==> flow/design.v <==
module dma_config#(
	parameter integer M_AXI_ADDR_WIDTH = 32,	 
	parameter integer M_AXI_DATA_WIDTH = 32  	 
)(
	(* X_INTERFACE_INFO = "xilinx.com:signal:clock:1.0 M_AXI_ACLK CLK" *)
	(* X_INTERFACE_PARAMETER = "ASSOCIATED_BUSIF M_AXI, ASSOCIATED_RESET M_AXI_ARESET" *)
	input  wire   							M_AXI_ACLK,
	(* X_INTERFACE_INFO = "xilinx.com:signal:reset:1.0 M_AXI_ARESET RST" *)
	(* X_INTERFACE_PARAMETER = "POLARITY ACTIVE_HIGH" *)
	input  wire   							M_AXI_ARESET,
    input  wire   							START,
    output reg   							FINISH,
	input  wire  [M_AXI_ADDR_WIDTH-1:0] 	DMA_REG_BASE,
	input  wire  [M_AXI_ADDR_WIDTH-1:0] 	DMA_BUFFER_BASE,
	input  wire  [1:0] 						DIRECTION,		 
    input  wire  [M_AXI_DATA_WIDTH-1:0] 	TRANSFER_LEN,
	output wire  [M_AXI_ADDR_WIDTH-1:0] 	M_AXI_AWADDR,
	output wire  [2:0] 						M_AXI_AWPROT,
	output wire  							M_AXI_AWVALID,
	input  wire  							M_AXI_AWREADY,
	output wire  [M_AXI_DATA_WIDTH-1:0]   	M_AXI_WDATA,
	output wire  [M_AXI_DATA_WIDTH/8-1:0] 	M_AXI_WSTRB, 
	output wire  							M_AXI_WVALID,
	input  wire  							M_AXI_WREADY,
	input  wire  [1:0] 						M_AXI_BRESP, 
	input  wire  							M_AXI_BVALID,
	output wire  							M_AXI_BREADY,
	output wire  [M_AXI_ADDR_WIDTH-1:0] 	M_AXI_ARADDR,
	output wire  [2:0] 						M_AXI_ARPROT,
	output wire  							M_AXI_ARVALID,
	input  wire  							M_AXI_ARREADY,
	input  wire  [M_AXI_DATA_WIDTH-1:0] 	M_AXI_RDATA,
	input  wire  [1:0] 						M_AXI_RRESP,
	input  wire  							M_AXI_RVALID,
	output wire  							M_AXI_RREADY
);
	localparam MM2S_DMACR_OFFSET  = 32'h00;           
	localparam S2MM_DMACR_OFFSET  = 32'h30;           
	localparam MM2S_SA_OFFSET     = 32'h18;           
	localparam S2MM_DA_OFFSET     = 32'h48;           
	localparam MM2S_LENGTH_OFFSET = 32'h28;           
	localparam S2MM_LENGTH_OFFSET = 32'h58;           
	localparam MM2S_DMASR_OFFSET  = 32'h04;           
	localparam S2MM_DMASR_OFFSET  = 32'h34;           
	localparam DMA_START_SET      = 32'h0000_0001;    
	localparam DMA_INTR_SET       = 32'h0000_1001;    
	localparam DMA_INTR_CLR       = 32'h0000_1000;    
	localparam IDLE 	= 5'b0_0001,
			   INIT 	= 5'b0_0010,
			   CONFIG 	= 5'b0_0100,
		       TRANSMIT = 5'b0_1000,
			   RESPONSE = 5'b1_0000;
	reg [4:0] state_c, state_n;
	wire trans2resp,resp2idle,resp2config;
	reg  						axi_awvalid;                    
	reg  						axi_wvalid;  	                
	reg  						axi_bready;					    
	reg [M_AXI_ADDR_WIDTH-1:0] 	axi_awaddr;	 
	reg [M_AXI_DATA_WIDTH-1:0] 	axi_wdata;	 
	reg [M_AXI_ADDR_WIDTH-1:0] 	DMA_REG_BASE_REG;
	reg [M_AXI_DATA_WIDTH-1:0] 	TRANSFER_LEN_REG;
	reg [M_AXI_ADDR_WIDTH-1:0] 	DMA_BUFFER_BASE_REG;
	reg [1:0] 					DIRECTION_REG;
	reg [1:0]					cnt_stage;	 
	reg [1:0] 					wr_trans_done;
	assign M_AXI_AWADDR	 = axi_awaddr;
	assign M_AXI_WDATA	 = axi_wdata;
	assign M_AXI_AWPROT	 = 3'b000;
	assign M_AXI_AWVALID = axi_awvalid;
	assign M_AXI_WVALID	 = axi_wvalid;
	assign M_AXI_WSTRB	 = 4'b1111;		 
	assign M_AXI_BREADY	 = axi_bready;
	assign M_AXI_ARADDR  = 'd0; 
    assign M_AXI_ARVALID = 'd0;
	assign M_AXI_ARPROT	 = 3'b001;
	assign M_AXI_RREADY  = 'd0;
	(* keep = "true" *)
	reg    rst_d1;
	always@(posedge M_AXI_ACLK)begin
		if(M_AXI_ARESET)begin
			rst_d1 <= 1'b1;
		end
		else begin
			rst_d1 <= 1'b0;
		end
	end
	always@(posedge M_AXI_ACLK)begin
		if(M_AXI_ARESET)begin
			state_c <= IDLE;
		end
		else begin
			state_c <= state_n; 
		end
	end
	always@(*)begin
		case(state_c)
			IDLE: begin
				if(START)begin
					state_n = INIT;
				end
				else begin
					state_n = IDLE;
				end
			end
			INIT: begin
				state_n = CONFIG;
			end
			CONFIG: begin
				state_n = TRANSMIT;
			end
			TRANSMIT: begin
				if(trans2resp)begin
					state_n = RESPONSE;
				end
				else begin
					state_n = TRANSMIT;
				end
			end
			RESPONSE: begin
				if(resp2idle)begin
					state_n = IDLE;
				end
				else if(resp2config)begin
					state_n = CONFIG;
				end
				else begin
					state_n = RESPONSE;	
				end
			end
			default: state_n = IDLE;
		endcase
	end
	assign trans2resp	= wr_trans_done[0]&&wr_trans_done[1];
	assign resp2idle    = (axi_bready&&M_AXI_BVALID)&&(cnt_stage==2'b10);
	assign resp2config  = axi_bready&&M_AXI_BVALID;
	always@(posedge M_AXI_ACLK)begin
		if(M_AXI_ARESET)begin
			FINISH <= 1'b0;
		end
		else if(resp2idle)begin
			FINISH <= 1'b1;
		end
		else begin
			FINISH <= 1'b0;
		end
	end
	always@(posedge M_AXI_ACLK)begin
		if(M_AXI_ARESET)begin
			DIRECTION_REG <= 'd0;
		end
		else if(state_c == INIT)begin
			DIRECTION_REG <= DIRECTION;
		end
	end
	always@(posedge M_AXI_ACLK)begin
		if(M_AXI_ARESET)begin
			DMA_REG_BASE_REG <= 'd0;
		end
		else if(state_c == INIT)begin
			DMA_REG_BASE_REG <= DMA_REG_BASE;
		end
	end
	always@(posedge M_AXI_ACLK)begin
		if(M_AXI_ARESET)begin
			DMA_BUFFER_BASE_REG <= 'd0;
		end
		else if(state_c == INIT)begin
			DMA_BUFFER_BASE_REG <= DMA_BUFFER_BASE;
		end
	end
	always@(posedge M_AXI_ACLK)begin
		if(M_AXI_ARESET)begin
			TRANSFER_LEN_REG <= 'd0;
		end
		else if(state_c == INIT)begin
			TRANSFER_LEN_REG <= TRANSFER_LEN;
		end
	end
	always@(posedge M_AXI_ACLK)begin
		if(M_AXI_ARESET)begin
			cnt_stage <= 'd0;
		end
		else if(axi_bready&&M_AXI_BVALID)begin
			if(cnt_stage==2'd2)begin
				cnt_stage <= 'd0;
			end
			else begin
			    cnt_stage <= cnt_stage + 1'b1;
			end
		end
	end
    always@(posedge M_AXI_ACLK)begin
		if(M_AXI_ARESET)begin
			axi_awaddr <= 'd0;
		end
		else if(state_c==CONFIG)begin
			case(cnt_stage)
				2'd0: begin
					if(DIRECTION_REG==2'b01)begin
						axi_awaddr <= DMA_REG_BASE_REG + S2MM_DMACR_OFFSET;
					end
					else begin
						axi_awaddr <= DMA_REG_BASE_REG + MM2S_DMACR_OFFSET;
					end
				end
				2'd1: begin
					if(DIRECTION_REG==2'b01)begin
						axi_awaddr <= DMA_REG_BASE_REG + S2MM_DA_OFFSET;
					end
					else begin
						axi_awaddr <= DMA_REG_BASE_REG + MM2S_SA_OFFSET;
					end
				end
				2'd2: begin
					if(DIRECTION_REG==2'b01)begin
						axi_awaddr <= DMA_REG_BASE_REG + S2MM_LENGTH_OFFSET;
					end
					else begin
						axi_awaddr <= DMA_REG_BASE_REG + MM2S_LENGTH_OFFSET;
					end
				end
				default: axi_awaddr <= 'd0;
			endcase
		end
	end
	always@(posedge M_AXI_ACLK)begin
		if(M_AXI_ARESET)begin
			axi_wdata <= 'd0;
		end
		else if(state_c==CONFIG)begin
			case(cnt_stage)
				2'd0: begin
					axi_wdata <= DMA_START_SET;
				end
				2'd1:begin
					axi_wdata <= DMA_BUFFER_BASE_REG;
				end
				2'd2:begin
					axi_wdata <= TRANSFER_LEN_REG;
				end
				default: axi_wdata <= 'd0;
			endcase
		end
	end
	always@(posedge M_AXI_ACLK)begin    
		if(M_AXI_ARESET)begin
			wr_trans_done[0] <= 1'b0;
		end
		else if(wr_trans_done==2'b11)begin
			wr_trans_done[0] <= 1'b0;
		end
		else if(axi_awvalid&&M_AXI_AWREADY)begin
			wr_trans_done[0] <= 1'b1;
		end
	end
	always@(posedge M_AXI_ACLK)begin    
		if(M_AXI_ARESET)begin
			wr_trans_done[1] <= 1'b0;
		end
		else if(wr_trans_done==2'b11)begin
			wr_trans_done[1] <= 1'b0;
		end
		else if(axi_wvalid&&M_AXI_WREADY)begin
			wr_trans_done[1] <= 1'b1;
		end
	end
	always@(posedge M_AXI_ACLK)begin
		if(M_AXI_ARESET)begin
			axi_awvalid <= 1'b0;
		end
		else if((state_c==TRANSMIT)&&(~wr_trans_done[0]))begin
			if(axi_awvalid&&M_AXI_AWREADY)begin
				axi_awvalid <= 1'b0;
			end
			else begin
				axi_awvalid <= 1'b1;
			end
		end
	end
	always@(posedge M_AXI_ACLK)begin
		if(M_AXI_ARESET)begin
			axi_wvalid <= 1'b0;
		end
		else if((state_c==TRANSMIT)&&(~wr_trans_done[1]))begin
			if(axi_wvalid&&M_AXI_WREADY)begin
				axi_wvalid <= 1'b0;
			end
			else begin
				axi_wvalid <= 1'b1;
			end
		end
	end
	always@(posedge M_AXI_ACLK)begin
		if(M_AXI_ARESET)begin
			axi_bready <= 1'b0;
		end
		else if(state_c==RESPONSE)begin
			if(axi_bready&&M_AXI_BVALID)begin
				axi_bready <= 1'b0;
			end
			else begin
				axi_bready <= 1'b1;
			end
		end
	end
endmodule
# --- From RTL to reports: dma_config ---
# What the tools print for dma_config, step after step.
# Line numbers count from 1 in the design file above.
# Operators carry their Yosys type and port widths (W data, S select, Z words).
# Library cell names are shortened.
design:
  top_module: "dma_config"
  clock_port: "M_AXI_ACLK"
  cell_library: "sky130hd"
  pvt_corner: "tt_025C_1v80"

# --- After elaboration ---
# Source: Yosys, flattened and elaborated, memories not mapped. Widths are those after wreduce. Registers that Yosys merges into a memory's read port (data or address) are not register bits. Print and check cells do not count. Equal cells are merged and count once.
op_classes:
  reduce_and_logical: 9
  logic: 2
  equal: 9
  add_sub_neg: 6
  n_mux: 16
op_table:
  columns: ["operator", "n"]
  rows:
  - ["$pmux W32 S3", 2]
  - ["$mux W32", 3]
  - ["$add A32 B6 Y32 const B", 2]
  - ["$add A32 B7 Y32 const B", 2]
  - ["$add A32 B5 Y32 const B", 1]
  - ["$pmux W5 S5", 1]
  - ["$mux W5", 3]
  - ["$logic_and A1 B1 Y1", 7]
  - ["$eq A5 B1 Y1 const B", 1]
  - ["$eq A5 B2 Y1 const B", 1]
  - ["$eq A5 B3 Y1 const B", 1]
  - ["$eq A5 B4 Y1 const B", 1]
  - ["$eq A5 B5 Y1 const B", 1]
  - ["$mux W1", 5]
  - ["$eq A2 B1 Y1 const B", 2]
  - ["$eq A2 B2 Y1 const B", 2]
  - ["$mux W2", 2]
  - ["$not A1 Y1", 2]
  - ["$add A2 B1 Y2 const B", 1]
  - ["$logic_not A2 Y1", 1]
  - ["$reduce_or A2 Y1", 1]
bits:
  input_bits: 142
  ff_bits: 176
  word_cells: 57

# --- Logic depth ---
# Yosys ltp: most cells in a row. Word level: on the elaborated netlist, between registers, memories and ports. Mapped: between sequential cells and ports; inverters and the memories' decode and read muxes count.
depth:
  depth_word: 4
  ABC_AREA: 0
  mapped_depth: 10

# --- Netlist ---
# Yosys stat after the flow's synthesis: flattened, memories mapped to cells. It holds for the ABC_AREA given above (unset counts as 0); a run with the other value may have another netlist.
# The area totals of this step are shown rounded.
mapped:
  mapped_cells: 939
  mapped_area_um2: 8300
  ff_cells: 176
by_type:
  columns: ["cell", "n"]
  rows:
  - ["dfxtp_1", 176]
  - ["mux2i_1", 102]
  - ["nor2_1", 158]
  - ["buf_4", 45]
  - ["a22o_1", 36]
  - ["a21oi_1", 56]
  - ["nor2b_1", 43]
  - ["nand2_1", 50]
  - ["clkbuf_1", 39]
  - ["ha_1", 10]
  - ["nand3_1", 22]
  - ["o21ai_0", 20]
  - ["nand4_1", 14]
  - ["buf_1", 17]
  - ["inv_1", 14]
  - ["a221o_1", 5]
  - ["o31ai_1", 6]
  - ["nor3_1", 8]
# Not listed: further types 50, cells in them 118.

# --- Worst setup path after synthesis ---
# Source: OpenSTA report_checks on the synthesized netlist (no wires, ideal clock, input and output delay 20% of the period each), path of least setup slack; recovery checks are left aside. Register names are those of the netlist, which keeps one name where synthesis merged equal registers.
synth_timing:
  kind: "register -> register"
  start: "reg cnt_stage[0]"
  end: "reg axi_awaddr[24]"
  path_slack_ns: 0.054
  launch_ns: 0.000
  arrival_ns: 2.501
  required_ns: 2.556
  path_delay_ns: 2.575
  stages: 11
  path_buffers: 1
  clock_period_ns: 2.63
  period_less_setup_slack_ns: 2.576
# "path_delay_ns" = arrival - input delay + setup time.
# "stages" counts driving pins, that of a launching flip-flop among them; a cell with two outputs on the path counts twice.
# "period_less_setup_slack_ns" = period - worst setup slack (recovery checks aside). The figure is calculated, with input and output delays left at 20% of the set period.
# The rows between start and end are the longest chain of elaborated cells between them; the timing report does not say that the signal goes this way. Where chains are equally long, one stands for them.
# A line is the first line of the expression or statement that the cell stems from. Yosys adds cells for indexed reads and writes and turns some case tables into memories.
# At most two assigning lines are given for a register; there are more.
synth_via:
  path_cell_list: "dfxtp_1 -> inv_1 -> ha_1 -> ha_1 -> ha_1 -> a211o_1 -> a21oi_1 -> clkbuf_1 -> o21ai_0 -> a31o_2 -> a31oi_1"
  elab_chain_cells: 2
  cone_cells: 4
synth_rtl:
  columns: ["item", "line", "rtl"]
  rows:
  - ["start: declaration", 64, "reg [1:0] cnt_stage;"]
  - ["start: assignment", 181, "cnt_stage <= 'd0;"]
  - ["start: assignment", 188, "cnt_stage <= cnt_stage + 1'b1;"]
  - ["$eq A2 B2 Y1", 197, "case(cnt_stage)"]
  - ["$pmux W32 S3", 197, null]
  - ["end: assignment", 200, "axi_awaddr <= DMA_REG_BASE_REG + S2MM_DMACR_OFFSET;"]
  - ["end: assignment", 203, "axi_awaddr <= DMA_REG_BASE_REG + MM2S_DMACR_OFFSET;"]
  - ["end: declaration", 58, "reg [M_AXI_ADDR_WIDTH-1:0] axi_awaddr;"]

# --- Path in the finished layout ---
# From the final timing report of entry A: the path of least setup slack in the routed layout; clock arrival at registers is part of the times.
layout_timing:
  kind: "register -> register"
  start: "reg cnt_stage[0]"
  end: "reg axi_awaddr[23]"
  launch_ns: 0.43
  path_slack_ns: 2.58
  arrival_ns: 3.22
  required_ns: 5.80
  path_buffers: 0
  clock_period_ns: 5.47
  stages: 10
# The rows between start and end are the longest chain of elaborated cells between them; the timing report does not say that the signal goes this way. Where chains are equally long, one stands for them.
# At most two assigning lines are given for a register; there are more.
layout_via:
  path_cell_list: "dfxtp_1 -> inv_1 -> ha_2 -> ha_1 -> fa_1 -> nand3_1 -> a21oi_1 -> o21ai_0 -> o32ai_1 -> a22o_1"
  elab_chain_cells: 2
  cone_cells: 4
layout_rtl:
  columns: ["item", "line", "rtl"]
  rows:
  - ["start: declaration", 64, "reg [1:0] cnt_stage;"]
  - ["start: assignment", 181, "cnt_stage <= 'd0;"]
  - ["start: assignment", 188, "cnt_stage <= cnt_stage + 1'b1;"]
  - ["$eq A2 B2 Y1", 197, "case(cnt_stage)"]
  - ["$pmux W32 S3", 197, null]
  - ["end: assignment", 200, "axi_awaddr <= DMA_REG_BASE_REG + S2MM_DMACR_OFFSET;"]
  - ["end: assignment", 203, "axi_awaddr <= DMA_REG_BASE_REG + MM2S_DMACR_OFFSET;"]
  - ["end: declaration", 58, "reg [M_AXI_ADDR_WIDTH-1:0] axi_awaddr;"]

## Implementation results

dma_config through Yosys and OpenROAD on sky130hd: 2 stored runs, unordered, with their settings and measured results. The constraints put input and output delay at 20% of the set period each and load the outputs with 0.01 pF.
"achieved_period_ns" is the run's clock period less its worst setup slack. It is reckoned from that one timing run; input and output delays stay at 20% of the period that was set.
"critical_path_time_ns": the worst setup path's part of the clock period (all of it between registers, 20% less for each end at a port) less its slack. A launch clock that arrives late makes it longer, a capture clock that arrives late makes it shorter.
"power.total_mw": no workload was simulated; the value follows from the tool's default switching activity.
The measured numbers are rounded.

--- entry A ---
==> flow/run.sh <==
#!/bin/bash
# the make line also repeats the synthesis and layout settings of config.mk as NAME=value (left out here)
make -C /OpenROAD-flow-scripts/flow DESIGN_CONFIG=/design/flow/config.mk WORK_HOME=/design/flow/orfs CLKGATE_MAP_FILE= finish
==> flow/config.mk <==
export PLATFORM = sky130hd
export DESIGN_NAME = dma_config
export DESIGN_NICKNAME = dma_config
export VERILOG_FILES = /design/flow/design.v
export SDC_FILE = /design/flow/constraint.sdc
export NUM_CORES = 4
export LEC_CHECK = 0
export CAP_MARGIN = 20
export CELL_PAD_IN_SITES_DETAIL_PLACEMENT = 1
export CORE_MARGIN = 9
export CORE_UTILIZATION = 24
export GPL_TIMING_DRIVEN = 1
export MAX_ROUTING_LAYER = met5
export PLACE_DENSITY_LB_ADDON = 0.26
export SETUP_SLACK_MARGIN = 0.41
export SLEW_MARGIN = 25
==> flow/constraint.sdc <==
create_clock -name core_clock -period 5.47 [get_ports {M_AXI_ACLK}]
set_input_delay 1.0940 -clock core_clock [delete_from_list [all_inputs] [get_ports {M_AXI_ACLK}]]
set_output_delay 1.0940 -clock core_clock [all_outputs]
set_load 0.01 [all_outputs]

==> results, as YAML <==
results:
  util_frac: 0.32
  critical_path_time_ns: 2.89
  path_kind: "register -> register"
  finish.stdcell_area_um2: 11000
  achieved_period_ns: 2.894
  power.total_mw: 2.9
  holdWs_ns: 0.46
  die_footprint_um2: 41000
  tns_setup_ns: 0.000
  yosys.chip_area_um2: 8300
  worst_setup_slack_ns: 2.6

--- entry B ---
==> flow/run.sh <==
#!/bin/bash
# the make line also repeats the synthesis and layout settings of config.mk as NAME=value (left out here)
make -C /OpenROAD-flow-scripts/flow DESIGN_CONFIG=/design/flow/config.mk WORK_HOME=/design/flow/orfs CLKGATE_MAP_FILE= finish
==> flow/config.mk <==
export PLATFORM = sky130hd
export DESIGN_NAME = dma_config
export DESIGN_NICKNAME = dma_config
export VERILOG_FILES = /design/flow/design.v
export SDC_FILE = /design/flow/constraint.sdc
export NUM_CORES = 4
export LEC_CHECK = 0
export CAP_MARGIN = 20
export CELL_PAD_IN_SITES_DETAIL_PLACEMENT = 0
export CELL_PAD_IN_SITES_GLOBAL_PLACEMENT = 3
export CORE_ASPECT_RATIO = 1.28
export CORE_MARGIN = 2
export CORE_UTILIZATION = 54
export CTS_CLUSTER_SIZE = 61
export GPL_ROUTABILITY_DRIVEN = 1
export MAX_ROUTING_LAYER = met4
export MIN_ROUTING_LAYER = met1
export PLACE_DENSITY = 0.69
export SETUP_SLACK_MARGIN = 0.54
export SLEW_MARGIN = 20
==> flow/constraint.sdc <==
create_clock -name core_clock -period 3.05 [get_ports {M_AXI_ACLK}]
set_input_delay 0.6100 -clock core_clock [delete_from_list [all_inputs] [get_ports {M_AXI_ACLK}]]
set_output_delay 0.6100 -clock core_clock [all_outputs]
set_load 0.01 [all_outputs]

==> results, as YAML <==
outcome: "no final report: placement broke off with GPL-0301"
