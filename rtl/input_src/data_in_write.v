==> flow/design.v <==
`timescale 1ns / 1ps
module data_in_write#(
	parameter   DATA_WIDTH = 64
)(
	input wire 						clk,
	input wire 						rst,
	input wire 						start,
	input wire [2:0]				layer,
	input wire [7:0]				row_deep,
	input wire [5:0]				block_deep,
	input wire [4:0]				loop_deep,
	input wire [9:0]				tile_deep,
	output reg 						oneslice_done,    
    input  wire         			S_AXIS_TVALID,
	output wire          			S_AXIS_TREADY,
	input  wire[DATA_WIDTH-1: 0]	S_AXIS_TDATA,
	input  wire						S_AXIS_TLAST,
	output wire [5:0]				en_wr,
	output wire [8:0]				addr_wr,
	output wire [DATA_WIDTH-1: 0]	data_wr
);
	localparam MidAddressBram	= 256;
	localparam AddrOffsetLayer1 = 256,  
			   AddrOffsetLayer2 = 128,  
			   AddrOffsetLayer3 = 64,   
			   AddrOffsetLayer4 = 32;   
	localparam OneChannelBramNum = 5;  
	localparam IDLE		= 3'b001,
			   CONFIG	= 3'b010,
			   RUN  	= 3'b100;  
	reg [2:0] state_c, state_n;
	wire run2idle;
	reg [2:0] 				layer_reg;
	reg						pingpong;  
	reg [7:0]				ROW_DEEP_MAX;
	reg [7:0]				TILE_DEEP_MAX;
	reg [5:0]				BLOCK_DEEP_MAX;
	reg [4:0]				LOOP_DEEP_MAX;
	reg [7:0]				ADDR_OFFSET;
	reg [DATA_WIDTH- 1: 0] 	data_in;
	reg [8:0]				base_addr;
	wire					add_base_addr, end_base_addr;
	reg [2:0]				cnt_stage;
	wire 					add_cnt_stage, end_cnt_stage;
	reg 					add_cnt_stage_reg;
	reg [7:0]				cnt_row_deep;
	reg [5:0]				cnt_slice_deep;  
	reg [7:0]				cnt_tile_deep;
	reg [5:0]				cnt_block_deep;
	reg [4:0]				cnt_loop_deep;
	wire					add_cnt_row_deep, end_cnt_row_deep;
	wire					add_cnt_slice_deep, end_cnt_slice_deep;
	wire					add_cnt_tile_deep, end_cnt_tile_deep;
	wire					add_cnt_block_deep, end_cnt_block_deep;
	wire					add_cnt_loop_deep, end_cnt_loop_deep;
	reg 					s_axis_tready;     
	reg [1:0] 				s_axis_tlast_delay;  
	reg [5:0]				en_out; 	 
	reg [8:0]				addr_out; 	 
	assign S_AXIS_TREADY 	= s_axis_tready;
	assign en_wr			= en_out;
	assign addr_wr			= addr_out;
	assign data_wr			= data_in;
	(* keep = "true" *)
	reg   rst_d1;
	always@(posedge clk)begin
		if(rst)begin
			rst_d1 <= 1'b1;
		end
		else begin
			rst_d1 <= 1'b0;
		end
	end
	always@(posedge clk)begin
		if(rst_d1)begin
			oneslice_done <= 1'b0;
		end
		else if(s_axis_tlast_delay[0])begin
			oneslice_done <= 1'b1;
		end
		else begin
			oneslice_done <= 1'b0;
		end
	end
	always@(posedge clk)begin
		if(rst_d1)begin
			state_c <= IDLE;
		end
		else begin
			state_c <= state_n;
		end
	end
	always@(*)begin
		case(state_c)
			IDLE: begin
				if(start)begin
					state_n = CONFIG;
				end
				else begin
					state_n = IDLE;
				end
			end
			CONFIG: begin
				state_n = RUN;
			end
			RUN: begin
				if(run2idle)begin
					state_n = IDLE;
				end
				else begin
					state_n = RUN;
				end
			end
			default: state_n = IDLE;
		endcase
	end
	assign run2idle	= end_cnt_loop_deep;
	always@(posedge clk)begin
		if(rst_d1)begin
			layer_reg <= 'd0;
		end
		else if(start&&(state_c == IDLE))begin
			layer_reg <= layer;
		end
	end
	always@(posedge clk)begin
		if(rst_d1)begin
			ROW_DEEP_MAX 	<= 'd0;
			BLOCK_DEEP_MAX 	<= 'd0;
			LOOP_DEEP_MAX 	<= 'd0;
			TILE_DEEP_MAX 	<= 'd0;
		end
		else if(state_c == CONFIG)begin
			ROW_DEEP_MAX 	 <= row_deep;
			BLOCK_DEEP_MAX 	 <= block_deep 	- 1'b1;
			LOOP_DEEP_MAX 	 <= loop_deep	- 1'b1;
			TILE_DEEP_MAX 	 <= tile_deep;
		end
	end
	always@(posedge clk)begin
		if(rst_d1)begin
			ADDR_OFFSET <= 8'd0;
		end
		else if(state_c == CONFIG)begin
			case(layer_reg)
				3'd1: ADDR_OFFSET <= AddrOffsetLayer1;
				3'd2: ADDR_OFFSET <= AddrOffsetLayer2;
				3'd3: ADDR_OFFSET <= AddrOffsetLayer3;
				3'd4: ADDR_OFFSET <= AddrOffsetLayer4;
				default: ADDR_OFFSET <= 8'd0;
			endcase
		end
	end
	always@(posedge clk)begin
		if(rst_d1)begin
			s_axis_tready <= 1'b0;
		end
		else if(end_cnt_loop_deep)begin
			s_axis_tready <= 1'b0;
		end
		else if(state_c == RUN)begin
			if((S_AXIS_TLAST&&S_AXIS_TVALID)||end_cnt_row_deep)begin
				s_axis_tready <= 1'b0;
			end
			else begin
				s_axis_tready <= 1'b1;
			end
		end
		else begin
			s_axis_tready <= 1'b0;
		end
	end
	always@(posedge clk)begin
		if(rst_d1)begin
			s_axis_tlast_delay[0] <= 1'b0;
		end
		else if(S_AXIS_TLAST&&s_axis_tready&&S_AXIS_TVALID)begin
			s_axis_tlast_delay[0] <= 1'b1;
		end
		else begin
			s_axis_tlast_delay[0] <= 1'b0;
		end	
	end
	always@(posedge clk)begin
		s_axis_tlast_delay[1] <= s_axis_tlast_delay[0];
	end
	always@(posedge clk)begin
		if(rst_d1)begin
			addr_out <= 9'd0;
		end
		else if(state_c == RUN)begin
			if(add_cnt_stage_reg||s_axis_tlast_delay[1])begin
				addr_out <= base_addr;
			end
			else if(en_out)begin
				addr_out <= addr_out + 1'b1;
			end
		end
		else begin
			addr_out <= 9'd0;
		end
	end
	always@(posedge clk)begin
		if(rst_d1)begin
			en_out <= 6'd0;
		end
		else if((state_c==RUN)&&s_axis_tready&&S_AXIS_TVALID)begin
			case(cnt_stage)
				3'd0: en_out <= 6'b00_0001;
				3'd1: en_out <= 6'b00_0010;
				3'd2: en_out <= 6'b00_0100;
				3'd3: en_out <= 6'b00_1000;
				3'd4: en_out <= 6'b01_0000;
				3'd5: en_out <= 6'b10_0000;
				default: en_out <= 6'd0;
			endcase
		end
		else begin
			en_out <= 6'd0;
		end
	end
	always@(posedge clk)begin
		if(rst_d1)begin
			data_in <= 64'd0;
		end
		else if(s_axis_tready&&S_AXIS_TVALID)begin
			data_in <= S_AXIS_TDATA;
		end
	end
	always@(posedge clk)begin
		if(rst_d1)begin
			pingpong <= 1'b0;
		end
		else if(state_c==IDLE)begin
			pingpong <= 1'b0;
		end
		else if(S_AXIS_TLAST&&s_axis_tready&&S_AXIS_TVALID)begin
			pingpong <= ~pingpong;
		end
	end
	always@(posedge clk)begin
		if(rst_d1)begin
			base_addr <= 9'd0;
		end
		else if(state_c == RUN)begin
			if(end_base_addr)begin
				case(pingpong)
					1'b0: base_addr <= 9'd0;
					1'b1: base_addr <= MidAddressBram;
					default: base_addr <= 9'd0;
				endcase
			end
			else if(add_base_addr)begin
				base_addr <= base_addr + ADDR_OFFSET;
			end
		end
		else begin
			base_addr <= 9'd0;
		end
	end
	assign add_base_addr = (cnt_stage==(OneChannelBramNum))&&add_cnt_stage;
	assign end_base_addr = s_axis_tlast_delay[0];
	always@(posedge clk)begin
		if(rst_d1)begin
			cnt_stage <= 3'd0;
		end
		else begin
			if(end_cnt_stage)begin
				cnt_stage <= 3'd0;
			end
			else if(add_cnt_stage)begin
				cnt_stage <= cnt_stage + 1'b1;
			end
		end
	end
	assign add_cnt_stage = end_cnt_row_deep;
	assign end_cnt_stage = ((cnt_stage==OneChannelBramNum)&&add_cnt_stage)||s_axis_tlast_delay[0];
	always@(posedge clk)begin
		if(rst_d1)begin
			add_cnt_stage_reg <= 1'd0;
		end
		else if(add_cnt_stage)begin
			add_cnt_stage_reg <= 1'd1;
		end
		else begin
			add_cnt_stage_reg <= 1'd0;
		end
	end
	always@(posedge clk)begin
		if(rst_d1)begin
			cnt_row_deep <= 8'd0;
		end
		else if(state_c == RUN)begin
			if(end_cnt_row_deep)begin
				cnt_row_deep <= 8'd0;
			end
			else if(add_cnt_row_deep)begin
				cnt_row_deep <= cnt_row_deep + 1'b1;
			end
		end
	end
	assign add_cnt_row_deep = S_AXIS_TREADY&&S_AXIS_TVALID;
	assign end_cnt_row_deep = (cnt_row_deep==ROW_DEEP_MAX)&&add_cnt_row_deep;
	always@(posedge clk)begin
		if(rst_d1)begin
			cnt_tile_deep <= 8'd0;
		end
		else if(state_c == RUN)begin
			if(end_cnt_tile_deep)begin
				cnt_tile_deep <= 8'd0;
			end
			else if(add_cnt_tile_deep)begin
				cnt_tile_deep <= cnt_tile_deep + 1'b1;
			end
		end
	end
	assign add_cnt_tile_deep = s_axis_tlast_delay[0];
	assign end_cnt_tile_deep = (cnt_tile_deep==TILE_DEEP_MAX)&&add_cnt_tile_deep;
	always@(posedge clk)begin
		if(rst_d1)begin
			cnt_block_deep <= 8'd0;
		end
		else if(state_c == RUN)begin
			if(end_cnt_block_deep)begin
				cnt_block_deep <= 8'd0;
			end
			else if(add_cnt_block_deep)begin
				cnt_block_deep <= cnt_block_deep + 1'b1;
			end
		end
	end
	assign add_cnt_block_deep = end_cnt_tile_deep;
	assign end_cnt_block_deep = (cnt_block_deep==BLOCK_DEEP_MAX)&&add_cnt_block_deep;
	always@(posedge clk)begin
		if(rst_d1)begin
			cnt_loop_deep <= 8'd0;
		end
		else if(state_c == RUN)begin
			if(end_cnt_loop_deep)begin
				cnt_loop_deep <= 8'd0;
			end
			else if(add_cnt_loop_deep)begin
				cnt_loop_deep <= cnt_loop_deep + 1'b1;
			end
		end
	end
	assign add_cnt_loop_deep = end_cnt_block_deep;
	assign end_cnt_loop_deep = (cnt_loop_deep==LOOP_DEEP_MAX)&&add_cnt_loop_deep;
endmodule
# Tool chain data of data_in_write
# What the tools print for data_in_write, step after step.
# Lines are those of the file above, counted from 1.
# Cell names lack the library's common part.
# A cell with -- has no value.
[setup] top="data_in_write" clock="clk" library="sky130hd" corner="tt_025C_1v80"

# After elaboration
# Counts by Yosys on the flattened word-level netlist (proc, flatten, opt, wreduce; memories kept). Register bits leave out memories and registers merged into their read ports (data or address). Print and check cells are left out. Cells with the same type and inputs are merged into one.
[bits] output_inout_bits=81 wordCells=105 inputBits=101 ff_bits=166
[classes] mux=23 bitwise=3 eq_ne=15 reduce_and_logical=32 n_addsub=9
[op_table] op="6-bit parallel mux with 6-bit select" count=1
[op_table] op="9-bit 2-to-1 mux" count=4
[op_table] op="8-bit 2-to-1 mux" count=4
[op_table] op="8-bit parallel mux with 3-bit select" count=1
[op_table] op="9-bit parallel mux with 2-bit select" count=1
[op_table] op="8-bit by 1-bit adder with 8-bit output (second input constant)" count=2
[op_table] op="8-bit equality test" count=2
[op_table] op="3-bit by 2-bit equality test with 1-bit output (second input constant)" count=5
[op_table] op="1-bit logical AND" count=12
[op_table] op="2-bit nonzero test" count=6
[op_table] op="3-bit equality test (second input constant)" count=4
[op_table] op="6-bit 2-to-1 mux" count=2
[op_table] op="5-bit 2-to-1 mux" count=2
[op_table] op="9-bit by 1-bit adder with 9-bit output (second input constant)" count=1
[op_table] op="9-bit by 8-bit adder with 9-bit output" count=1
[op_table] op="3-bit parallel mux with 3-bit select" count=1
[op_table] op="2-bit AND reduction" count=4
[op_table] op="2-bit OR reduction" count=4
[op_table] op="3-bit by 1-bit equality test with 1-bit output (second input constant)" count=2
[op_table] op="6-bit by 1-bit adder with 6-bit output (second input constant)" count=1
[op_table] op="6-bit by 1-bit subtractor with 6-bit output (second input constant)" count=1
[op_table] op="6-bit equality test" count=1
[op_table] op="6-bit nonzero test" count=1
[op_table] op="5-bit by 1-bit adder with 5-bit output (second input constant)" count=1
[op_table] op="5-bit by 1-bit subtractor with 5-bit output (second input constant)" count=1
[op_table] op="5-bit equality test" count=1
[op_table] op="1-bit 2-to-1 mux" count=5
[op_table] op="1-bit logical OR" count=3
# Other operator kinds: 6; their cells: 8.

# Longest topological paths
# Depth = most cells in a row (Yosys ltp): at word level without a register or memory, in the mapped netlist without a sequential cell, where the memories' decode and read muxes count.
[logic_depth] depth_word=6 abc_area=0 depth_mapped=7 ltp_nobuf=6

# Synthesis result
# The flow's flattened synthesis, as Yosys stat reports it; memories are mapped. The netlist is that of the ABC_AREA named above (0 if unset); the other value can give another one.
# The area totals of this step are shown rounded.
[types] cell_type="dfxtp_1" count=156 type_area_um2=3.12E+03
[types] cell_type="nand2_1" count=166 type_area_um2=623.098
[types] cell_type="a21oi_1" count=86 type_area_um2=430.413
[types] cell_type="xor2_1" count=34 type_area_um2=297.786
[types] cell_type="nor2_1" count=67 type_area_um2=251.491
[types] cell_type="xnor2_1" count=25 type_area_um2=218.96
[types] cell_type="mux2i_1" count=21 type_area_um2=210.202
[types] cell_type="ha_1" count=16 type_area_um2=200.192
[types] cell_type="a211oi_1" count=13 type_area_um2=97.594
[types] cell_type="clkbuf_1" count=24 type_area_um2=90.086
[types] cell_type="nor3_1" count=16 type_area_um2=80.077
[types] cell_type="nand3_1" count=15 type_area_um2=75.072
[types] cell_type="nand4_1" count=12 type_area_um2=75.072
[types] cell_type="inv_1" count=18 type_area_um2=67.565
[types] cell_type="and3_1" count=8 type_area_um2=50.048
[types] cell_type="o21ai_0" count=9 type_area_um2=45.043
[types] cell_type="and2_1" count=6 type_area_um2=37.536
[types] cell_type="buf_1" count=10 type_area_um2=37.536
# Other cell types: 28; their cells: 43.
[synth_totals] ffs=156 buf_cells=38 stdcells=745 seq_area_um2=3120 mapped_area_um2=6390

# Path before layout
# Path of least setup slack by OpenSTA after synthesis, without wires, with an ideal clock, recovery checks aside; 20% of the period is set as input and as output delay. Where synthesis merged equal registers, the netlist keeps one of their names.
[synth_timing] path_kind="register to register" start="register cnt_tile_deep[0]" end="register cnt_loop_deep[3]" path_stages=8 path_buffers=2 setup_time_ns=0.070 slack_ns=0.189 clock_period_ns=1.98 arrival_time_ns=1.720 delay_ns=1.790 launch_ns=0.000 required_time_ns=1.910 period_less_setup_slack_ns=1.791
# "delay_ns" is the arrival time less input delay plus setup time.
# "path_stages" counts driving pins, that of a launching flip-flop among them; a cell with two outputs on the path counts twice.
# "period_less_setup_slack_ns" = period - worst setup slack (recovery checks aside). The figure is calculated, with input and output delays left at 20% of the set period.
# Between the ends stands the longest chain of elaborated cells between them, by number of cells; it is not shown to be the way that was timed. Of several equally long chains one is given.
# Each line given opens the expression or statement behind the cell; cells for indexed reads and writes are added by Yosys, which also makes memories of some case tables.
# A register here has more assigning lines than the two given.
[synth_between] cell_sequence="dfxtp_1 > xnor2_1 > and4_1 > buf_4 > nand4_2 > buf_6 > or4b_1 > a21oi_1" elab_chain_len=6 cells_between=8 lines_between=5 classes_between="eq/ne (1); mux (2); reduce/logical (5)"
[synth_lines] item="start: declaration" line_no=48 rtl="reg [7:0] cnt_tile_deep;"
[synth_lines] item="start: assignment" line_no=306 rtl="cnt_tile_deep <= 8'd0;"
[synth_lines] item="start: assignment" line_no=313 rtl="cnt_tile_deep <= cnt_tile_deep + 1'b1;"
[synth_lines] item="8-bit equality test" line_no=318 rtl="assign end_cnt_tile_deep = (cnt_tile_deep==TILE_DEEP_MAX)&&add_cnt_tile_deep;"
[synth_lines] item="1-bit logical AND" line_no=318
[synth_lines] item="1-bit logical AND" line_no=333 rtl="assign end_cnt_block_deep = (cnt_block_deep==BLOCK_DEEP_MAX)&&add_cnt_block_deep;"
[synth_lines] item="1-bit logical AND" line_no=348 rtl="assign end_cnt_loop_deep = (cnt_loop_deep==LOOP_DEEP_MAX)&&add_cnt_loop_deep;"
[synth_lines] item="2-bit nonzero test"
[synth_lines] item="2-bit AND reduction"
[synth_lines] item="end: assignment" line_no=340 rtl="cnt_loop_deep <= 8'd0;"
[synth_lines] item="end: assignment" line_no=343 rtl="cnt_loop_deep <= cnt_loop_deep + 1'b1;"
[synth_lines] item="end: declaration" line_no=50 rtl="reg [4:0] cnt_loop_deep;"

# Path in the finished layout
# Path of least setup slack in the final report of stored run 1 (OpenROAD, finished layout, wires in). Where an end is a register, its clock arrival counts in the times.
[layout_timing] path_kind="register to register" start="register cnt_row_deep[5]" end="register cnt_row_deep[6]" clock_period_ns=2.27 path_stages=9 path_buffers=3 launch_ns=0.43 required_time_ns=2.58 arrival_time_ns=2.43 slack_ns=0.15 setup_time_ns=0.11
# Between the ends stands the longest chain of elaborated cells between them, by number of cells; it is not shown to be the way that was timed. Of several equally long chains one is given.
# A register here has more assigning lines than the two given.
[layout_between] cell_sequence="dfxtp_1 > xor2_1 > nor4_2 > nand4_1 > buf_4 > buf_4 > o21ai_1 > buf_4 > nor2_1" elab_chain_len=4 cells_between=7 lines_between=4 classes_between="add/sub (1); eq/ne (1); mux (2); reduce/logical (3)"
[layout_lines] item="start: declaration" line_no=46 rtl="reg [7:0] cnt_row_deep;"
[layout_lines] item="start: assignment" line_no=291 rtl="cnt_row_deep <= 8'd0;"
[layout_lines] item="start: assignment" line_no=298 rtl="cnt_row_deep <= cnt_row_deep + 1'b1;"
[layout_lines] item="8-bit equality test" line_no=303 rtl="assign end_cnt_row_deep = (cnt_row_deep==ROW_DEEP_MAX)&&add_cnt_row_deep;"
[layout_lines] item="1-bit logical AND" line_no=303
[layout_lines] item="2-bit nonzero test"
[layout_lines] item="2-bit AND reduction"
[layout_lines] item="end: assignment" line_no=295 rtl="cnt_row_deep <= 8'd0;"
[layout_lines] item="end: assignment" line_no=298
[layout_lines] item="end: declaration" line_no=46

Ticket comment

Measured results for data_in_write: 2 stored runs of the Yosys and OpenROAD flow on sky130hd. The settings differ; the order carries no meaning. The constraints put input and output delay at 20% of the set period each and load the outputs with 0.01 pF.
"achieved clock period": clock period set for the run, less the worst setup slack. It is reckoned from that one timing run; input and output delays stay at 20% of the period that was set.
"worst setup path time" means the part of the period allowed to the worst setup path (the constraints hold back 20% at inputs and 20% at outputs) less its slack; where the path has registers, the arrival times of their clocks count too.
"power" rests on the timing tool's default activity at the inputs, not on a simulated workload.
Results are given in rounded form.
[stored run 1] settings: period_ns=2.27, CORE_UTILIZATION=32, PLACE_DENSITY_LB_ADDON=0.21, CELL_PAD_IN_SITES_DETAIL_PLACEMENT=2, ABC_AREA=0, MIN_ROUTING_LAYER=met1, MAX_ROUTING_LAYER=met5, CAP_MARGIN=20, CORE_MARGIN=2, SLEW_MARGIN=20
[stored run 1] result: chip area after synthesis (Yosys) 6390 um^2, die area 21100 um^2, standard-cell area of the final layout 9180 um^2, utilization 0.47, worst setup slack after layout 0.151 ns, total negative slack 0.000 ns, worst hold slack 0.456 ns, power 6.42 mW, achieved clock period 2.119 ns, worst setup path time 2.12 ns, worst setup path kind register to register
[stored run 2] settings: period_ns=1.99, CORE_UTILIZATION=44, SETUP_SLACK_MARGIN=0.32, PLACE_DENSITY_LB_ADDON=0.19, HOLD_SLACK_MARGIN=0.07, CORE_ASPECT_RATIO=0.86, CELL_PAD_IN_SITES_DETAIL_PLACEMENT=2, ABC_AREA=0, GPL_ROUTABILITY_DRIVEN=1, CTS_CLUSTER_SIZE=63, CAP_MARGIN=10, MAX_ROUTING_LAYER=met5, CORE_MARGIN=2, SLEW_MARGIN=20
[stored run 2] result: did not finish, placement stopped with DPL-0033
