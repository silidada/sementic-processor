==> flow/design.v <==
`timescale 1ns / 1ps
module output_write#(
	parameter DATA_WIDTH_I = 8,
	parameter DATA_WIDTH_O = 64,
	parameter ADDR_WIDTH   = 13
)(
	input wire 					    clk,
	input wire 					    rst,
	input wire 					    start,
	input wire [2:0]			    layer,
	output reg						write_done,
	input wire						en_in,
	input wire [DATA_WIDTH_I-1:0]	din_b0, din_b1, 
	output reg						en_wr,
	output reg [ADDR_WIDTH-1:0]		addr_wr,
	output reg [DATA_WIDTH_O-1:0]	dout_b0, dout_b1
);
	localparam InputReuseTimes = 3;	 
	localparam PingPong  = 1'b0,
			   FourParts = 1'b1; 
	localparam AddrOffsetLy1 = 360; 
	localparam BaseAddrPart0 = 0,
			   BaseAddrPart1 = 1024,
			   BaseAddrPart2 = 2048,
			   BaseAddrPart3 = 3072,
			   BaseAddrPart4 = 4096,
			   BaseAddrPart5 = 5120,
			   BaseAddrPart6 = 6144,
			   BaseAddrPart7 = 7168;
	parameter IDLE 	 = 3'b001,
              CONFIG = 3'b010,
			  WORK   = 3'b100;
	reg [2:0]	state_c;
	reg [2:0]	layer_reg;
	reg [6:0]						WIDTH_OUT;
	reg [6:0]						HEIGHT_OUT;
	reg [7:0]						LOOP_DEEP;
	reg [1:0]						TransferTimes;
	reg	[2:0]						cnt_stage;
	reg [6:0]						cnt_width;
	reg [1:0]   					cnt_reuse;
	reg [6:0]						cnt_height;
	reg [7:0]						cnt_loop_deep;
	reg [1:0]   					cnt_trans_times;
	wire							add_cnt_width, end_cnt_width;
	wire        					add_cnt_reuse, end_cnt_reuse;
	wire							add_cnt_height, end_cnt_height;
	wire							add_cnt_loop_deep, end_cnt_loop_deep;	
	wire        					add_cnt_trans_times, end_cnt_trans_times;
	reg 							end_cnt_width_d1;
	reg [1:0]						add_cnt_loop_deep_reg;
	reg 							en_in_d1;
	reg								pingpong;
	reg [ADDR_WIDTH-1:0]			base_addr;
	reg [ADDR_WIDTH-2:0]			addr_offset;
	(* keep = "true" *)
	reg  rst_d1;
	always@(posedge clk)begin
		if(rst)begin
			rst_d1 <= 1'b1;
		end
		else begin
			rst_d1 <= 1'b0;
		end
	end
	always@(posedge clk)begin
		if(rst_d1)begin
			write_done <= 1'b0;
		end
		else if(end_cnt_height)begin
			write_done <= 1'b1;
		end
		else begin
			write_done <= 1'b0;
		end
	end
	always@(posedge clk)begin
		if(rst_d1)begin
			state_c <= IDLE;
		end
		else begin
			case(state_c)
				IDLE: begin
					if(start)begin
						state_c <= CONFIG;
					end
					else begin
						state_c <= IDLE;
					end
				end
				CONFIG: begin
					state_c <= WORK;
				end
				WORK: begin
					if(end_cnt_trans_times)begin
						state_c <= IDLE;
					end
					else begin
						state_c <= WORK;
					end
				end
				default: state_c <= IDLE;
			endcase
		end
	end
	always@(posedge clk)begin
		if(rst_d1)begin
			layer_reg <= 'd0;
		end
		else if(start&&(state_c==IDLE))begin
			layer_reg <= layer;
		end
	end
	always@(posedge clk)begin
		if(rst_d1)begin
			WIDTH_OUT <= 7'd0;
		end
		else if(state_c==CONFIG)begin
			case(layer_reg)
				3'd1: WIDTH_OUT <= 7'd119; 
				3'd2: WIDTH_OUT <= 7'd59;
				3'd3: WIDTH_OUT <= 7'd29;
				3'd4: WIDTH_OUT <= 7'd14; 
				default: WIDTH_OUT <= 7'd0;
			endcase
		end
	end
	always@(posedge clk)begin 
		if(rst_d1)begin
			HEIGHT_OUT <= 7'd0;
		end
		else begin
			HEIGHT_OUT <= 7'd5;
		end
	end
	always@(posedge clk)begin
		if(rst_d1)begin
			LOOP_DEEP <= 8'd0;
		end
		else if(state_c==CONFIG)begin
			LOOP_DEEP <= 8'd6;  
		end
	end
	always@(posedge clk)begin
		if(rst_d1)begin
			TransferTimes <= 'd0;
		end
		else if(state_c==CONFIG)begin
			TransferTimes <= 'd3;
		end
	end
	always@(posedge clk)begin
		if(rst_d1)begin
			pingpong <= 1'b0;
		end
		else if(state_c==IDLE)begin
			pingpong <= 1'b0;
		end
		else if(add_cnt_loop_deep)begin
			pingpong <= ~pingpong;
		end
	end
	always@(posedge clk)begin
		if(rst_d1)begin
			en_in_d1 <= 1'b0;
		end
		else begin
			en_in_d1 <= en_in;
		end
	end
	always@(posedge clk)begin
		if(rst_d1)begin
			cnt_stage <= 'd0;
		end
		else if(en_in_d1)begin
			cnt_stage <= cnt_stage + 1'b1;
		end
	end
	always@(posedge clk)begin
		if(rst_d1)begin
			 addr_offset <= 'd0;
		end
		else if(state_c==IDLE||add_cnt_loop_deep)begin
			addr_offset <= 'd0;
		end
		else if((cnt_reuse==(InputReuseTimes-1))&&add_cnt_reuse)begin
			addr_offset <= addr_offset + WIDTH_OUT;
		end
	end
	always@(posedge clk)begin
		if(rst_d1)begin
			base_addr <= 'd0;
		end
		else if(add_cnt_loop_deep_reg[0])begin
			case(pingpong)
				1'b0: base_addr <= BaseAddrPart0;
				1'b1: base_addr <= BaseAddrPart4;
				default: base_addr <= 'd0;
			endcase
		end
		else if(end_cnt_width)begin
			case(pingpong)
				1'b0: begin
					case(cnt_reuse)
						2'd0: base_addr <= BaseAddrPart1 + addr_offset;
						2'd1: base_addr <= BaseAddrPart2 + addr_offset;
						2'd2: base_addr <= BaseAddrPart3 + addr_offset;
						2'd3: base_addr <= BaseAddrPart0 + addr_offset;
						default: base_addr <= 'd0;
					endcase
				end
				1'b1: begin
					case(cnt_reuse)
						2'd0: base_addr <= BaseAddrPart5 + addr_offset;
						2'd1: base_addr <= BaseAddrPart6 + addr_offset;
						2'd2: base_addr <= BaseAddrPart7 + addr_offset;
						2'd3: base_addr <= BaseAddrPart4 + addr_offset;
						default: base_addr <= 'd0;
					endcase
				end
				default: base_addr <= 'd0;
			endcase
		end
	end
	always@(posedge clk)begin
		if(rst_d1)begin
			addr_wr <= 'd0;
		end
		else if((state_c==CONFIG)||end_cnt_width_d1||add_cnt_loop_deep_reg[1])begin
			addr_wr <= base_addr;
		end
		else if(en_wr)begin
			addr_wr <= addr_wr + 1'b1;
		end
	end
	always@(posedge clk)begin
		if(rst_d1)begin
			en_wr <= 1'b0;
		end
		else if(cnt_stage==3'd6)begin
			en_wr <= 1'b1;
		end
		else begin
			en_wr <= 1'b0;
		end
	end
	always@(posedge clk)begin
		if(rst_d1)begin
			dout_b0 <= 'd0;
		end
		else if(en_in)begin
			dout_b0 <= {din_b0, dout_b0[63:8]};
		end
	end
	always@(posedge clk)begin
		if(rst_d1)begin
			dout_b1 <= 'd0;
		end
		else if(en_in)begin
			dout_b1 <= {din_b1, dout_b1[63:8]};
		end
	end
	always@(posedge clk)begin
		if(rst_d1)begin
			cnt_width <= 'd0;
		end
		else begin
			if(end_cnt_width)begin
				cnt_width <= 'd0;
			end
			else if(add_cnt_width)begin
				cnt_width <= cnt_width + 1'b1;
			end
		end
	end
	assign add_cnt_width = (cnt_stage==3'd7);
	assign end_cnt_width = (cnt_width==(WIDTH_OUT-1))&&add_cnt_width;
	always@(posedge clk)begin
		end_cnt_width_d1 <= end_cnt_width;
	end
	always@(posedge clk)begin
		if(rst_d1)begin
			cnt_reuse <= 'd0;
		end
		else begin
			if(end_cnt_reuse)begin
				cnt_reuse <= 'd0;
			end
			else if(add_cnt_reuse)begin
				cnt_reuse <= cnt_reuse + 1'b1;
			end
		end
	end
	assign add_cnt_reuse = end_cnt_width;
	assign end_cnt_reuse = (cnt_reuse==InputReuseTimes)&&add_cnt_reuse;
	always@(posedge clk)begin
		if(rst_d1)begin
			cnt_height <= 'd0;
		end
		else begin
			if(end_cnt_height)begin
				cnt_height <= 'd0;
			end
			else if(add_cnt_height)begin
				cnt_height <= cnt_height + 1'b1;
			end
		end
	end
	assign add_cnt_height = end_cnt_reuse;
	assign end_cnt_height = (cnt_height==HEIGHT_OUT)&&add_cnt_height;
	always@(posedge clk)begin
		if(rst_d1)begin
			cnt_loop_deep <= 'd0;
		end
		else begin
			if(end_cnt_loop_deep)begin
				cnt_loop_deep <= 'd0;
			end
			else if(add_cnt_loop_deep)begin
				cnt_loop_deep <= cnt_loop_deep + 1'b1;
			end
		end
	end
	assign add_cnt_loop_deep = end_cnt_height;
	assign end_cnt_loop_deep = (cnt_loop_deep==LOOP_DEEP)&&add_cnt_loop_deep;
	always@(posedge clk)begin
		if(rst_d1)begin
			add_cnt_loop_deep_reg <= 'd0;
		end
		else begin
			add_cnt_loop_deep_reg <= {add_cnt_loop_deep_reg[0], add_cnt_loop_deep};
		end
	end
	always@(posedge clk)begin
		if(rst_d1)begin
			cnt_trans_times <= 'd0;
		end
		else begin
			if(end_cnt_trans_times)begin
				cnt_trans_times <= 'd0;
			end
			else if(add_cnt_trans_times)begin
				cnt_trans_times <= cnt_trans_times + 1'b1;
			end
		end
	end
	assign add_cnt_trans_times = end_cnt_loop_deep;
	assign end_cnt_trans_times = (cnt_trans_times==TransferTimes)&&add_cnt_trans_times;
endmodule
Tool chain data of output_write. The steps from the RTL of output_write to its reports follow in flow order. Lines are those of the file above, counted from 1. Operators: Yosys type, input widths -> output width; for muxes data width and select width s. A cell with - has no value.

Top module: output_write. Clock input: clk. Library: sky130hd. Corner: tt_025C_1v80.

Word level. Source: Yosys, flattened and elaborated, memories not mapped. Widths are those after wreduce. Registers that Yosys merges into a memory's read port (data or address) are not register bits. Print and check cells do not count. Equal cells are merged and count once.

For add/subtract/negate cells the number is 16. For equality and inequality tests the number is 16. The entry for muxes and demuxes reads 16. The entry for bitwise operators reads 1. Reduce/logical cells: 20.

Operator list (count): $pmux 13 s4 (2); $add 13x12->13 const A (4); $pmux 13 s2 (2); $mux 13 (4); $eq 7x32->1 (1); $pmux 7 s4 (1); $add 12x12->13 const A (2); $reduce_or 2->1 (7); $add 7x1->7 const B (2); $add 11x12->13 const A (1); $add 13x1->13 const B (1); $add 12x7->12 (1); $eq 3x3->1 const B (4); $eq 3x2->1 const B (3); $pmux 3 s3 (1); $sub 7x1->8 const B (1); $add 8x1->8 const B (1); $eq 8x3->1 (1); $logic_and 1x1->1 (7); $eq 7x3->1 (1); $eq 3x1->1 const B (2); $mux 3 (2); $add 2x1->2 const B (2); $eq 2x2->1 const B (2); $reduce_bool 2->1 (2); $logic_or 1x1->1 (3); $add 3x1->3 const B (1); $mux 1 (3).

Other operator kinds: 5; their cells: 5.

Register bits: 220. For input port bits the number is 23. Output and inout bits: 143. Under cells after elaboration stands 92.

Longest topological paths. Longest topological path by Yosys (ltp), each cell counted once; first at word level (registers and memories cut), then after technology mapping (sequential cells cut; the memories' decode and read muxes count).

For word-level depth the number is 9. ABC_AREA: 0. The entry for depth in mapped cells reads 12. The figure for depth with buffers taken out is 9.

Mapped cells and area. Yosys stat after the flow's synthesis: flattened, memories mapped to cells. It holds for the ABC_AREA given above (unset counts as 0); a run with the other value may have another netlist.

Cell types: sky130_fd_sc_hd__dfxtp_1 (count 216, area in all 4.32E+03 um2); sky130_fd_sc_hd__mux2i_1 (count 139, area in all 1.39E+03 um2); sky130_fd_sc_hd__nor2_1 (count 187, area in all 701.923 um2); sky130_fd_sc_hd__ha_1 (count 18, area in all 225.216 um2); sky130_fd_sc_hd__xnor2_1 (count 25, area in all 218.96 um2); sky130_fd_sc_hd__nand2_1 (count 52, area in all 195.187 um2); sky130_fd_sc_hd__a21oi_1 (count 35, area in all 175.168 um2); sky130_fd_sc_hd__xor2_1 (count 17, area in all 148.893 um2); sky130_fd_sc_hd__a211oi_1 (count 16, area in all 120.115 um2); sky130_fd_sc_hd__clkbuf_1 (count 29, area in all 108.854 um2); sky130_fd_sc_hd__nor3_1 (count 18, area in all 90.086 um2); sky130_fd_sc_hd__nor4_1 (count 14, area in all 87.584 um2); sky130_fd_sc_hd__nand3_1 (count 17, area in all 85.082 um2); sky130_fd_sc_hd__and3_1 (count 13, area in all 81.328 um2); sky130_fd_sc_hd__nand4_1 (count 12, area in all 75.072 um2); sky130_fd_sc_hd__inv_1 (count 16, area in all 60.058 um2); sky130_fd_sc_hd__buf_1 (count 14, area in all 52.55 um2); sky130_fd_sc_hd__fa_1 (count 2, area in all 40.038 um2).

Other cell types: 42; their cells: 86.

The figure for cells in the netlist is 926. Mapped area: 8883.5 um2. The figure for flip-flop cells is 216. The entry for buffers reads 53.

Worst setup path after synthesis. Path of least setup slack by OpenSTA after synthesis, without wires, with an ideal clock, recovery checks aside; 20% of the period is set as input and as output delay. Where synthesis merged equal registers, the netlist keeps one of their names.

Path kind: register to register. From: register cnt_reuse[0]. To: register cnt_loop_deep[3]. Period: 2.75 ns. Setup time: 0.115 ns. Under data arrival time stands 2.358 ns. For data required time the number is 2.635 ns. For setup slack the number is 0.277 ns. The figure for delay of the path is 2.473 ns. The entry for driving pins on the path reads 10. Path buffers: 2. Period reached after synthesis: 2.473 ns.

"delay of the path" = arrival - input delay + setup time. "driving pins on the path" counts driving pins, that of a launching flip-flop among them; a cell with two outputs on the path counts twice. "period reached after synthesis" = period - worst setup slack (recovery checks aside). The figure is calculated, with input and output delays left at 20% of the set period. Between the ends stands the longest chain of elaborated cells between them, by number of cells; it is not shown to be the way that was timed. Of several equally long chains one is given. Each line given opens the expression or statement behind the cell; cells for indexed reads and writes are added by Yosys, which also makes memories of some case tables. A register here has more assigning lines than the two given.

Cells stage by stage: sky130_fd_sc_hd__dfxtp_1 sky130_fd_sc_hd__ha_1 sky130_fd_sc_hd__buf_4 sky130_fd_sc_hd__or4b_1 sky130_fd_sc_hd__a2111oi_4 sky130_fd_sc_hd__o2111ai_1 sky130_fd_sc_hd__nor4_2 sky130_fd_sc_hd__or2_1 sky130_fd_sc_hd__buf_4 sky130_fd_sc_hd__o21ba_2. Length of the longest elaborated chain: 5. Under elaborated cells on any way between the ends stands 5. Classes of those cells: 1 x eq/ne; 4 x reduce/logical.

Ends and longest elaborated chain, after synthesis: start: declaration (RTL line 41) `reg [1:0] cnt_reuse;`; start: assignment (RTL line 283) `cnt_reuse <= 'd0;`; start: assignment (RTL line 290) `cnt_reuse <= cnt_reuse + 1'b1;`; $eq 2x2->1 (RTL line 295) `assign end_cnt_reuse = (cnt_reuse==InputReuseTimes)&&add_cnt_reuse;`; $logic_and 1x1->1 (RTL line 295); $logic_and 1x1->1 (RTL line 310) `assign end_cnt_height = (cnt_height==HEIGHT_OUT)&&add_cnt_height;`; $logic_and 1x1->1 (RTL line 325) `assign end_cnt_loop_deep = (cnt_loop_deep==LOOP_DEEP)&&add_cnt_loop_deep;`; $reduce_or 2->1; end: assignment (RTL line 317) `cnt_loop_deep <= 'd0;`; end: assignment (RTL line 320) `cnt_loop_deep <= cnt_loop_deep + 1'b1;`; end: declaration (RTL line 43) `reg [7:0] cnt_loop_deep;`.

Path in the finished layout. From the final timing report of flow run 1: the path of least setup slack in the routed layout; clock arrival at registers is part of the times.

Path kind: register to register. From: register cnt_reuse[0]. To: register cnt_loop_deep[6]. Period: 3.9 ns. Setup time: 0.10 ns. Under data arrival time stands 3.47 ns. For data required time the number is 4.29 ns. For setup slack the number is 0.82 ns. The entry for driving pins on the path reads 8. Path buffers: 0.

Between the ends stands the longest chain of elaborated cells between them, by number of cells; it is not shown to be the way that was timed. Of several equally long chains one is given. A register here has more assigning lines than the two given.

Cells stage by stage: sky130_fd_sc_hd__dfxtp_1 sky130_fd_sc_hd__ha_1 sky130_fd_sc_hd__or4b_1 sky130_fd_sc_hd__a2111oi_4 sky130_fd_sc_hd__o2111ai_1 sky130_fd_sc_hd__nor4_2 sky130_fd_sc_hd__or2_1 sky130_fd_sc_hd__o21ba_2. Length of the longest elaborated chain: 5. Under elaborated cells on any way between the ends stands 5. Classes of those cells: 1 x eq/ne; 4 x reduce/logical.

Ends and longest elaborated chain, post-layout: start: declaration (RTL line 41) `reg [1:0] cnt_reuse;`; start: assignment (RTL line 283) `cnt_reuse <= 'd0;`; start: assignment (RTL line 290) `cnt_reuse <= cnt_reuse + 1'b1;`; $eq 2x2->1 (RTL line 295) `assign end_cnt_reuse = (cnt_reuse==InputReuseTimes)&&add_cnt_reuse;`; $logic_and 1x1->1 (RTL line 295); $logic_and 1x1->1 (RTL line 310) `assign end_cnt_height = (cnt_height==HEIGHT_OUT)&&add_cnt_height;`; $logic_and 1x1->1 (RTL line 325) `assign end_cnt_loop_deep = (cnt_loop_deep==LOOP_DEEP)&&add_cnt_loop_deep;`; $reduce_or 2->1; end: assignment (RTL line 317) `cnt_loop_deep <= 'd0;`; end: assignment (RTL line 320) `cnt_loop_deep <= cnt_loop_deep + 1'b1;`; end: declaration (RTL line 43) `reg [7:0] cnt_loop_deep;`.

==> results <==
Record of 2 stored runs of the RTL-to-layout flow on output_write, platform sky130hd. The runs are unordered. Constraints: input delay and output delay 20% of the set period each, output load 0.01 pF. "time on the worst setup path": the worst setup path's part of the clock period (all of it between registers, 20% less for each end at a port) less its slack. A launch clock that arrives late makes it longer, a capture clock that arrives late makes it shorter. "total power of the final layout" rests on the timing tool's default activity at the inputs, not on a simulated workload.

Flow run 1 has these settings: period_ns 3.9; CORE_UTILIZATION 69; SETUP_SLACK_MARGIN 0.41; PLACE_DENSITY_LB_ADDON 0.24; CORE_ASPECT_RATIO 0.7; CELL_PAD_IN_SITES_GLOBAL_PLACEMENT 0; ABC_AREA 0; GPL_TIMING_DRIVEN 1; CTS_CLUSTER_SIZE 86; CAP_MARGIN 10; MIN_ROUTING_LAYER met1; MAX_ROUTING_LAYER met5; CORE_MARGIN 2; SLEW_MARGIN 20. The time on the worst setup path comes to 3.08 ns. Worst path kind: register to register. The measured standard-cell area after layout is 11324.6 um2. The total die area stands at 13813.3 um2. For the chip area in the Yosys report the run shows 8883.5 um2. The measured post-layout utilization is 90.5 %. For the worst hold slack in the final report the run shows 0.476 ns. The total power of the final layout is 0.004796 W. The setup slack of the critical path is 0.815 ns. The total negative setup slack is 0.000 ns.

Flow run 2 has these settings: period_ns 2.83; CORE_UTILIZATION 38; PLACE_DENSITY_LB_ADDON 0.03; TNS_END_PERCENT 85; GPL_TIMING_DRIVEN 0; GPL_ROUTABILITY_DRIVEN 1; CAP_MARGIN 40; MAX_ROUTING_LAYER met4; CORE_MARGIN 2; SLEW_MARGIN 20. The time on the worst setup path comes to 2.66 ns. Worst path kind: register to register. The measured standard-cell area after layout is 11838.9 um2. The total die area stands at 24616.0 um2. For the chip area in the Yosys report the run shows 8883.5 um2. The measured post-layout utilization is 52.0 %. For the worst hold slack in the final report the run shows 0.455 ns. The total power of the final layout is 0.006827 W. The setup slack of the critical path is 0.166 ns. The total negative setup slack is 0.000 ns.
